==> flow/design.v <==
`timescale 1ns / 1ps
`timescale 1ns / 1ps
module Uart_rx(
    input  wire baud_clk,      
    input  wire reset_n,       
    input  wire rx_data_in,    
    output reg  [7:0] rx_data, 
    output reg  rx_valid       
);
    localparam IDLE  = 'b00,
               DATA  = 'b01,
               STOP  = 'b10,
               VALID = 'b11;
    reg [1:0] state;
    reg [2:0] bit_index;
    reg [7:0] rx_shift ;
    always @(posedge baud_clk or negedge reset_n) begin
        if (!reset_n) begin
            state <= IDLE;
            bit_index <= 0;
            rx_shift <= 0;
            rx_data <= 0;
            rx_valid <= 0;
        end else begin
            case (state)
                IDLE: begin
                    rx_valid <= 0;
                    bit_index <= 0;
                    if (rx_data_in == 0)  
                        state <= DATA;
                end
                DATA: begin
                    rx_shift[bit_index] <= rx_data_in;  
                    if (bit_index == 7) begin
                        bit_index <= 0;
                        state <= STOP;
                    end else
                        bit_index <= bit_index + 1;
                end
                STOP: begin
                    if (rx_data_in == 1)
                        state <= VALID;
                    else
                        state <= IDLE;  
                end
                VALID: begin
                    rx_data <= rx_shift;
                    rx_valid <= 1;
                    state <= IDLE;
                end
            endcase
        end
    end
endmodule
## Step by step through the tools: Uart_rx

The steps from the RTL of Uart_rx to its reports follow in flow order.
Lines are those of the file above, counted from 1.
Operators carry their Yosys type and port widths (W data, S select, Z words).
Cell names lack the library's common part.
Not given: -

| inputs | value |
|---|---|
| top module | Uart_rx |
| clock input | baud_clk |
| cell library | sky130hd |
| library corner | tt_025C_1v80 |

## After elaboration

Counts by Yosys on the flattened word-level netlist (proc, flatten, opt, wreduce; memories kept). Register bits leave out memories and registers merged into their read ports (data or address). Print and check cells are left out. Cells with the same type and inputs are merged into one.

| word-level totals | value |
|---|---|
| register bits | 22 |
| input port bits | 3 |
| output and inout port bits | 9 |
| word-level cells | 32 |

| operators by class | value |
|---|---|
| add/subtract/negate cells | 2 |
| eq/ne operators | 6 |
| shifts and indexed selects | 2 |
| muxes and demuxes | 8 |
| bitwise operators | 3 |
| reductions and logical operators | 6 |

Operators with widths:

| kind | number |
|---|---|
| $shift A1 B4 Y8 | 1 |
| $shift A1 B4 Y8 const A | 1 |
| $and A8 B8 Y8 | 1 |
| $or A8 B8 Y8 | 1 |
| $not A8 Y8 | 1 |
| $pmux W2 S4 | 1 |
| $mux W8 | 1 |
| $pmux W3 S2 | 1 |
| $mux W2 | 3 |
| $eq A2 B2 Y1 const B | 2 |
| $ne A2 B2 Y1 const B | 2 |
| $reduce_bool A2 Y1 | 2 |
| $neg A3 Y4 | 1 |
| $reduce_bool A4 Y1 | 1 |
| $add A3 B1 Y3 const B | 1 |
| $eq A3 B3 Y1 const B | 1 |
| $reduce_and A3 Y1 | 1 |
| $reduce_or A3 Y1 | 1 |
| $mux W3 | 1 |
| $eq A2 B1 Y1 const B | 1 |
| $logic_not A2 Y1 | 1 |
| $pmux W1 S2 | 1 |

## Longest topological paths

Depth = most cells in a row (Yosys ltp): at word level without a register or memory, in the mapped netlist without a sequential cell, where the memories' decode and read muxes count.

| depth | value |
|---|---|
| depth in word-level cells | 6 |
| ABC_AREA | 0 |
| mapped depth | 5 |
| gate-level depth less buffers | 5 |

## Synthesis result

Yosys stat after the flow's synthesis: flattened, memories mapped to cells. It holds for the ABC_AREA given above (unset counts as 0); a run with the other value may have another netlist.
Totals and module areas in this step are rounded.

Cells by type:

| type | number | area in all (sq um) |
|---|---|---|
| dfrtp_1 | 23 | 575.552 |
| mux2_2 | 10 | 112.608 |
| ha_1 | 5 | 62.56 |
| nand3_1 | 8 | 40.038 |
| o2bb2ai_1 | 4 | 35.034 |
| dfstp_2 | 1 | 26.275 |
| a32o_1 | 2 | 20.019 |
| nand2_1 | 5 | 18.768 |
| xor2_2 | 1 | 16.266 |
| inv_1 | 4 | 15.014 |
| and2_1 | 2 | 12.512 |
| buf_2 | 2 | 10.01 |
| nor3_1 | 2 | 10.01 |
| o21ai_0 | 2 | 10.01 |
| a211o_1 | 1 | 8.758 |
| nand4b_1 | 1 | 8.758 |
| o32ai_1 | 1 | 8.758 |
| xnor2_1 | 1 | 8.758 |

Not listed: further types 8, cells in them 9.

| mapped netlist | value |
|---|---|
| cell count | 84 |
| mapped area | 1050 sq um |
| sequential part of the area | 602 sq um |
| flip-flop cells | 24 |
| buffers | 3 |

## Path before layout

Path of least setup slack by OpenSTA after synthesis, without wires, with an ideal clock, recovery checks aside; 20% of the period is set as input and as output delay. Where synthesis merged equal registers, the netlist keeps one of their names.

| timing post-synthesis | value |
|---|---|
| path type | register to register |
| start | register bit_index[0] |
| end | register rx_shift[4] |
| clock period | 1.73 ns |
| setup time | 0.125 ns |
| time at the first pin | 0.000 ns |
| arrival time | 1.522 ns |
| data required time | 1.605 ns |
| setup slack | 0.083 ns |
| path delay | 1.647 ns |
| stages on the path | 6 |
| buffers on the path | 0 |
| synthesis period reached | 1.647 ns |

"path delay" is the arrival time less input delay plus setup time.
"stages on the path": output pins that drive a net of the path, with the launching flip-flop's if there is one; two outputs of one cell count as two.
"synthesis period reached" is the clock period less the worst setup slack; recovery checks do not enter. This is arithmetic on one report: input and output delays are still those of the set period (20% each).
The rows between start and end are the longest chain of elaborated cells between them; the timing report does not say that the signal goes this way. Where chains are equally long, one stands for them.
Each line given opens the expression or statement behind the cell; cells for indexed reads and writes are added by Yosys, which also makes memories of some case tables.
A register here has more assigning lines than the two given.

| on the way, post-synthesis | value |
|---|---|
| cell sequence | dfrtp_1 -> inv_1 -> ha_1 -> xnor2_1 -> nand4b_1 -> mux2_2 |
| length of the longest elaborated chain | 6 |
| elaborated cells between the ends (all ways) | 7 |
| RTL lines with such cells | 2 |
| those cells by class | add/sub (1); shift (2); mux (1); logic (3) |

RTL lines, path post-synthesis:

| element | line | RTL |
|---|---|---|
| start: declaration | 15 | `reg [2:0] bit_index;` |
| start: assignment | 20 | `bit_index <= 0;` |
| start: assignment | 38 | `bit_index <= bit_index + 1;` |
| $neg A3 Y4 | 33 | `rx_shift[bit_index] <= rx_data_in;` |
| $shift A1 B4 Y8 | 33 |  |
| $not A8 Y8 | 33 |  |
| $and A8 B8 Y8 | 33 |  |
| $or A8 B8 Y8 | 33 |  |
| $mux W8 | 25 | `case (state)` |
| end: assignment | 21 | `rx_shift <= 0;` |
| end: assignment | 33 |  |
| end: declaration | 16 | `reg [7:0] rx_shift ;` |

## Path in the finished layout

Path of least setup slack in the final report of flow run 1 (OpenROAD, finished layout, wires in). Where an end is a register, its clock arrival counts in the times.

| timing after layout | value |
|---|---|
| path type | register to register |
| start | register bit_index[1] |
| end | register rx_shift[0] |
| clock period | 1.01 ns |
| setup time | 0.10 ns |
| time at the first pin | 0.30 ns |
| arrival time | 1.60 ns |
| data required time | 1.21 ns |
| setup slack | -0.39 ns |
| stages on the path | 6 |
| buffers on the path | 0 |

The rows between start and end are the longest chain of elaborated cells between them; the timing report does not say that the signal goes this way. Where chains are equally long, one stands for them.
A register here has more assigning lines than the two given.

| on the way, after layout | value |
|---|---|
| cell sequence | dfrtp_1 -> inv_2 -> ha_4 -> xor2_4 -> nand4_1 -> mux2_2 |
| length of the longest elaborated chain | 6 |
| elaborated cells between the ends (all ways) | 7 |
| RTL lines with such cells | 2 |
| those cells by class | add/sub (1); shift (2); mux (1); logic (3) |

RTL lines, path after layout:

| element | line | RTL |
|---|---|---|
| start: declaration | 15 | `reg [2:0] bit_index;` |
| start: assignment | 20 | `bit_index <= 0;` |
| start: assignment | 38 | `bit_index <= bit_index + 1;` |
| $neg A3 Y4 | 33 | `rx_shift[bit_index] <= rx_data_in;` |
| $shift A1 B4 Y8 | 33 |  |
| $not A8 Y8 | 33 |  |
| $and A8 B8 Y8 | 33 |  |
| $or A8 B8 Y8 | 33 |  |
| $mux W8 | 25 | `case (state)` |
| end: assignment | 21 | `rx_shift <= 0;` |
| end: assignment | 33 |  |
| end: declaration | 16 | `reg [7:0] rx_shift ;` |

Appendix: measured runs

Design Uart_rx on sky130hd. What follows are 2 stored runs of the flow, each under its own settings; their order means nothing. The constraints put input and output delay at 20% of the set period each and load the outputs with 0.01 pF.
"period achieved" = clock period - worst setup slack. The figure is calculated, with input and output delays left at 20% of the set period.
"critical path time" = time allowed to the worst setup path (clock period - input delay - output delay, where it has them) - its slack; a late launch clock adds to it, a late capture clock takes from it.
By "overall power" is meant OpenSTA's value without simulated activity: inputs other than the clock are taken to toggle once in ten clock periods, and the tool carries that through the logic.
The results are shown rounded.
A setting shown as - is not set for that run.

| run name | period_ns | CORE_UTILIZATION | PLACE_DENSITY_LB_ADDON | CORE_ASPECT_RATIO | CORE_MARGIN | CELL_PAD_IN_SITES_GLOBAL_PLACEMENT | CTS_CLUSTER_DIAMETER | CAP_MARGIN | SLEW_MARGIN | SETUP_SLACK_MARGIN | CELL_PAD_IN_SITES_DETAIL_PLACEMENT | TNS_END_PERCENT | GPL_TIMING_DRIVEN | MAX_ROUTING_LAYER | period achieved (ns) | cell area after synthesis (sq um) | die outline area (sq um) | overall power (W) | smallest setup slack (ns) | critical path time (ns) | worst path kind | area of the standard cells in the finished layout (sq um) |
|---|---|---|---|---|---|---|---|---|---|---|---|---|---|---|---|---|---|---|---|---|---|---|
| flow run 1 | 1.01 | 42 | 0.23 | 1.2 | 7 | 3 | 316 | 20 | 20 | - | - | - | - | - | 1.399 | 1050 | 4100 | 0.00513 | -0.389 | 1.40 | register to register | 1560 |
| flow run 2 | 0.994 | 53 | - | 0.89 | 2 | - | - | 20 | 10 | 0.1 | 1 | 65 | 0 | met4 | 1.588 | 1050 | 2360 | 0.00564 | -0.594 | 1.59 | register to register | 1480 |
