==> flow/design.v <==
`timescale 1ns / 1ps
module baud_gen(
    input  wire clk,
    input  wire reset_n,
    input wire  [2:0]  baud_rate,
    output reg  baud_clk,
    output [13:0] BAUD_DIV
    );
reg [13 : 0] clock_ticks;
reg [13 : 0] final_value;
localparam BAUD24  = 2'b00,
           BAUD48  = 2'b01,
           BAUD96  = 2'b10,
           BAUD192 = 2'b11,
           BAUD384 = 3'b100,
           BAUD560 = 3'b101,
           BAUD1280 = 3'b110;
always @(baud_rate)
begin
    case (baud_rate)
        BAUD24 : final_value = 14'd3906;   
        BAUD48 : final_value = 14'd1953;    
        BAUD96 : final_value = 14'd977;    
        BAUD192 : final_value = 14'd488;   
        BAUD384 : final_value = 14'd244;   
        BAUD560 : final_value = 14'd488;   
        BAUD1280 : final_value = 14'd73;   
        default: final_value = 14'd0;       
    endcase
end
always @( posedge clk or negedge reset_n)
begin
    if(!reset_n)
    begin
        clock_ticks <= 14'd0; 
        baud_clk    <= 1'b0; 
    end
    else
    begin
        if (clock_ticks == final_value)
        begin
            clock_ticks <= 14'd0; 
            baud_clk    <= ~baud_clk; 
        end 
        else
        begin
            clock_ticks <= clock_ticks + 14'd1;
            baud_clk    <= baud_clk;
        end
    end 
end
assign BAUD_DIV = final_value ;
endmodule
# Step by step through the tools: baud_gen
# What the tools print for baud_gen, step after step.
# Line numbers count from 1 in the design file above.
# Operators: Yosys type, input widths -> output width; for muxes data width and select width s.
# The mark - stands for no value.
[inputs] design="baud_gen" clk_port="clk" cell_library="sky130hd" lib_corner="tt_025C_1v80"

# After elaboration
# Yosys after proc, flatten, opt, wreduce and memory -nomap, before mapping. Enables and synchronous resets that opt folds into registers are not counted as muxes. Memory bits, and registers merged into a memory's read port (data or address), are not among the register bits. Print and check cells are not counted. Equal cells are merged and count once.
[word_totals] elab_cells=15 regBits=15
[classes] reduce_logical=2 addsub=1 n_mux=2 bitwise=1 n_eq=7
[op_table] cell="$pmux 12 s6" count=1
[op_table] cell="$add 14x1->14 const B" count=1
[op_table] cell="$eq 14x14->1" count=1
[op_table] cell="$mux 14" count=1
[op_table] cell="$eq 3x3->1 const B" count=3
[op_table] cell="$eq 3x2->1 const B" count=2
[op_table] cell="$eq 3x1->1 const B" count=1
[op_table] cell="$logic_not 3->1" count=1
[op_table] cell="$reduce_or 2->1" count=1
[op_table] cell="$not 1->1" count=1

# Depth
# Yosys ltp: most cells in a row. Word level: on the elaborated netlist, between registers, memories and ports. Mapped: between sequential cells and ports; inverters and the memories' decode and read muxes count.
[logic_depth] depth_word=5 abc_area=0 depth_mapped=9 ltp_nobuf=6

# Synthesis result
# Source: synth_stat.txt of the flow (Yosys; design flattened, memories mapped). It holds for the ABC_AREA given above (unset counts as 0); a run with the other value may have another netlist.
# The area totals of this step are shown rounded.
[mapped] flip_flops=15 n_buf=14 seq_area_um2=375.4 cell_count=130 synth_area_um2=1076
[by_type] cell="sky130_fd_sc_hd__dfrtp_1" count=15 area_total_um2=375.36
[by_type] cell="sky130_fd_sc_hd__xnor2_1" count=10 area_total_um2=87.584
[by_type] cell="sky130_fd_sc_hd__nor2_1" count=21 area_total_um2=78.826
[by_type] cell="sky130_fd_sc_hd__xor2_1" count=9 area_total_um2=78.826
[by_type] cell="sky130_fd_sc_hd__a21oi_1" count=10 area_total_um2=50.048
[by_type] cell="sky130_fd_sc_hd__nand2_1" count=9 area_total_um2=33.782
[by_type] cell="sky130_fd_sc_hd__nand3_1" count=6 area_total_um2=30.029
[by_type] cell="sky130_fd_sc_hd__o21ai_0" count=5 area_total_um2=25.024
[by_type] cell="sky130_fd_sc_hd__buf_4" count=3 area_total_um2=22.522
[by_type] cell="sky130_fd_sc_hd__nor4_4" count=1 area_total_um2=21.27
[by_type] cell="sky130_fd_sc_hd__buf_2" count=4 area_total_um2=20.019
[by_type] cell="sky130_fd_sc_hd__clkbuf_1" count=5 area_total_um2=18.768
[by_type] cell="sky130_fd_sc_hd__a211oi_1" count=2 area_total_um2=15.014
[by_type] cell="sky130_fd_sc_hd__nor3_1" count=3 area_total_um2=15.014
[by_type] cell="sky130_fd_sc_hd__and3_1" count=2 area_total_um2=12.512
[by_type] cell="sky130_fd_sc_hd__ha_1" count=1 area_total_um2=12.512
[by_type] cell="sky130_fd_sc_hd__a2111o_1" count=1 area_total_um2=11.261
[by_type] cell="sky130_fd_sc_hd__buf_6" count=1 area_total_um2=11.261
# Not listed: further types 20, cells in them 22.

# Path before layout
# OpenSTA on the mapped netlist: ideal clock, no wires. The path of least setup slack (recovery checks aside). Input and output delay are each 20% of the period. Register names are those of the netlist, which keeps one name where synthesis merged equal registers.
[synth_timing] path_kind="in2reg" from="in baud_rate[0]" to="reg clock_ticks[0]" arrival_ps=2367 clock_period_ps=3090 path_slack_ps=598 launch_ps=618 driving_pins=8 setup_ps=126 path_buffers=2 path_delay_ps=1875 period_less_setup_slack_ps=2492
# "path_delay_ps" = arrival - input delay + setup time.
# "driving_pins" counts driving pins, that of a launching flip-flop among them; a cell with two outputs on the path counts twice.
# "period_less_setup_slack_ps" is the clock period less the worst setup slack; recovery checks do not enter. This is arithmetic on one report: input and output delays are still those of the set period (20% each).
# The rows between start and end are the longest chain of elaborated cells between them; the timing report does not say that the signal goes this way. Where chains are equally long, one stands for them.
# Each line given opens the expression or statement behind the cell; cells for indexed reads and writes are added by Yosys, which also makes memories of some case tables.
# A register here has more assigning lines than the two given.
[synth_via] cell_sequence="sky130_fd_sc_hd__buf_2 sky130_fd_sc_hd__inv_1 sky130_fd_sc_hd__o21ai_0 sky130_fd_sc_hd__xor2_1 sky130_fd_sc_hd__or4_4 sky130_fd_sc_hd__nor4_4 sky130_fd_sc_hd__buf_6 sky130_fd_sc_hd__nor2_1" elab_chain_len=5 cells_between=11 cone_lines=2 classes_between="eq/ne: 7; mux: 2; reduce/logical: 2"
[synth_rtl] element="start: declaration" line=5 source="input wire  [2:0]  baud_rate,"
[synth_rtl] element="$eq 3x3->1" line=20 source="case (baud_rate)"
[synth_rtl] element="$reduce_or 2->1"
[synth_rtl] element="$pmux 12 s6" line=20
[synth_rtl] element="$eq 14x14->1" line=40 source="if (clock_ticks == final_value)"
[synth_rtl] element="$mux 14" line=40
[synth_rtl] element="end: assignment" line=42 source="clock_ticks <= 14'd0;"
[synth_rtl] element="end: assignment" line=47 source="clock_ticks <= clock_ticks + 14'd1;"
[synth_rtl] element="end: declaration" line=9 source="reg [13 : 0] clock_ticks;"

# Path in the finished layout
# Path of least setup slack in the final report of stored run 1 (OpenROAD, finished layout, wires in). Where an end is a register, its clock arrival counts in the times.
# The report prints the path's times to 10 ps; the period is as set.
[layout_timing] path_kind="in2out" from="in baud_rate[1]" to="out BAUD_DIV[0]" path_slack_ps=170 clock_period_ps=2430 driving_pins=5 arrival_ps=1770 out_delay_ps=490 launch_ps=490 path_buffers=3
# The rows between start and end are the longest chain of elaborated cells between them; the timing report does not say that the signal goes this way. Where chains are equally long, one stands for them.
[layout_via] cell_sequence="sky130_fd_sc_hd__dlygate4sd2_1 sky130_fd_sc_hd__buf_6 sky130_fd_sc_hd__nor2_2 sky130_fd_sc_hd__mux2_2 sky130_fd_sc_hd__clkdlybuf4s50_1" elab_chain_len=3 cells_between=9 cone_lines=1 classes_between="eq/ne: 6; mux: 1; reduce/logical: 2"
[layout_rtl] element="start: declaration" line=5 source="input wire  [2:0]  baud_rate,"
[layout_rtl] element="$eq 3x3->1" line=20 source="case (baud_rate)"
[layout_rtl] element="$reduce_or 2->1"
[layout_rtl] element="$pmux 12 s6" line=20
[layout_rtl] element="end: declaration" line=7 source="output [13:0] BAUD_DIV"

# 2 stored runs of baud_gen in the flow (synthesis by Yosys, layout by OpenROAD, sky130hd cells), in arbitrary order. Constraints: input delay and output delay 20% of the set period each, output load 0.01 pF.
# "achieved_period_ps" = clock period - worst setup slack. The figure is calculated, with input and output delays left at 20% of the set period.
# "total_power_uw" is the tool's figure for a default switching activity; nothing was simulated.
# The results are shown rounded.
run="stored run 1" settings period_ns=2.43 SETUP_SLACK_MARGIN=0.1 CAP_MARGIN=20 CORE_MARGIN=2 CORE_UTILIZATION=40 SLEW_MARGIN=20
run="stored run 1" results ys_area_um2=1076 die_um2=3121 layout_stdcell_area_um2=1423 worst_setup_slack_ps=175 hold_worst_slack_ps=482 total_power_uw=775.5 achieved_period_ps=2255
run="stored run 2" settings period_ns=2.23 CORE_UTILIZATION=20 SETUP_SLACK_MARGIN=-0.1 PLACE_DENSITY_LB_ADDON=0.18 HOLD_SLACK_MARGIN=0.16 CORE_MARGIN=5 GPL_TIMING_DRIVEN=0 CTS_CLUSTER_SIZE=66 SLEW_MARGIN=20 MIN_ROUTING_LAYER="met1" MAX_ROUTING_LAYER="met4" CAP_MARGIN=20
run="stored run 2" results ys_area_um2=1076 die_um2=6947 layout_stdcell_area_um2=1418 worst_setup_slack_ps=-25 hold_worst_slack_ps=475 total_power_uw=912.4 achieved_period_ps=2255
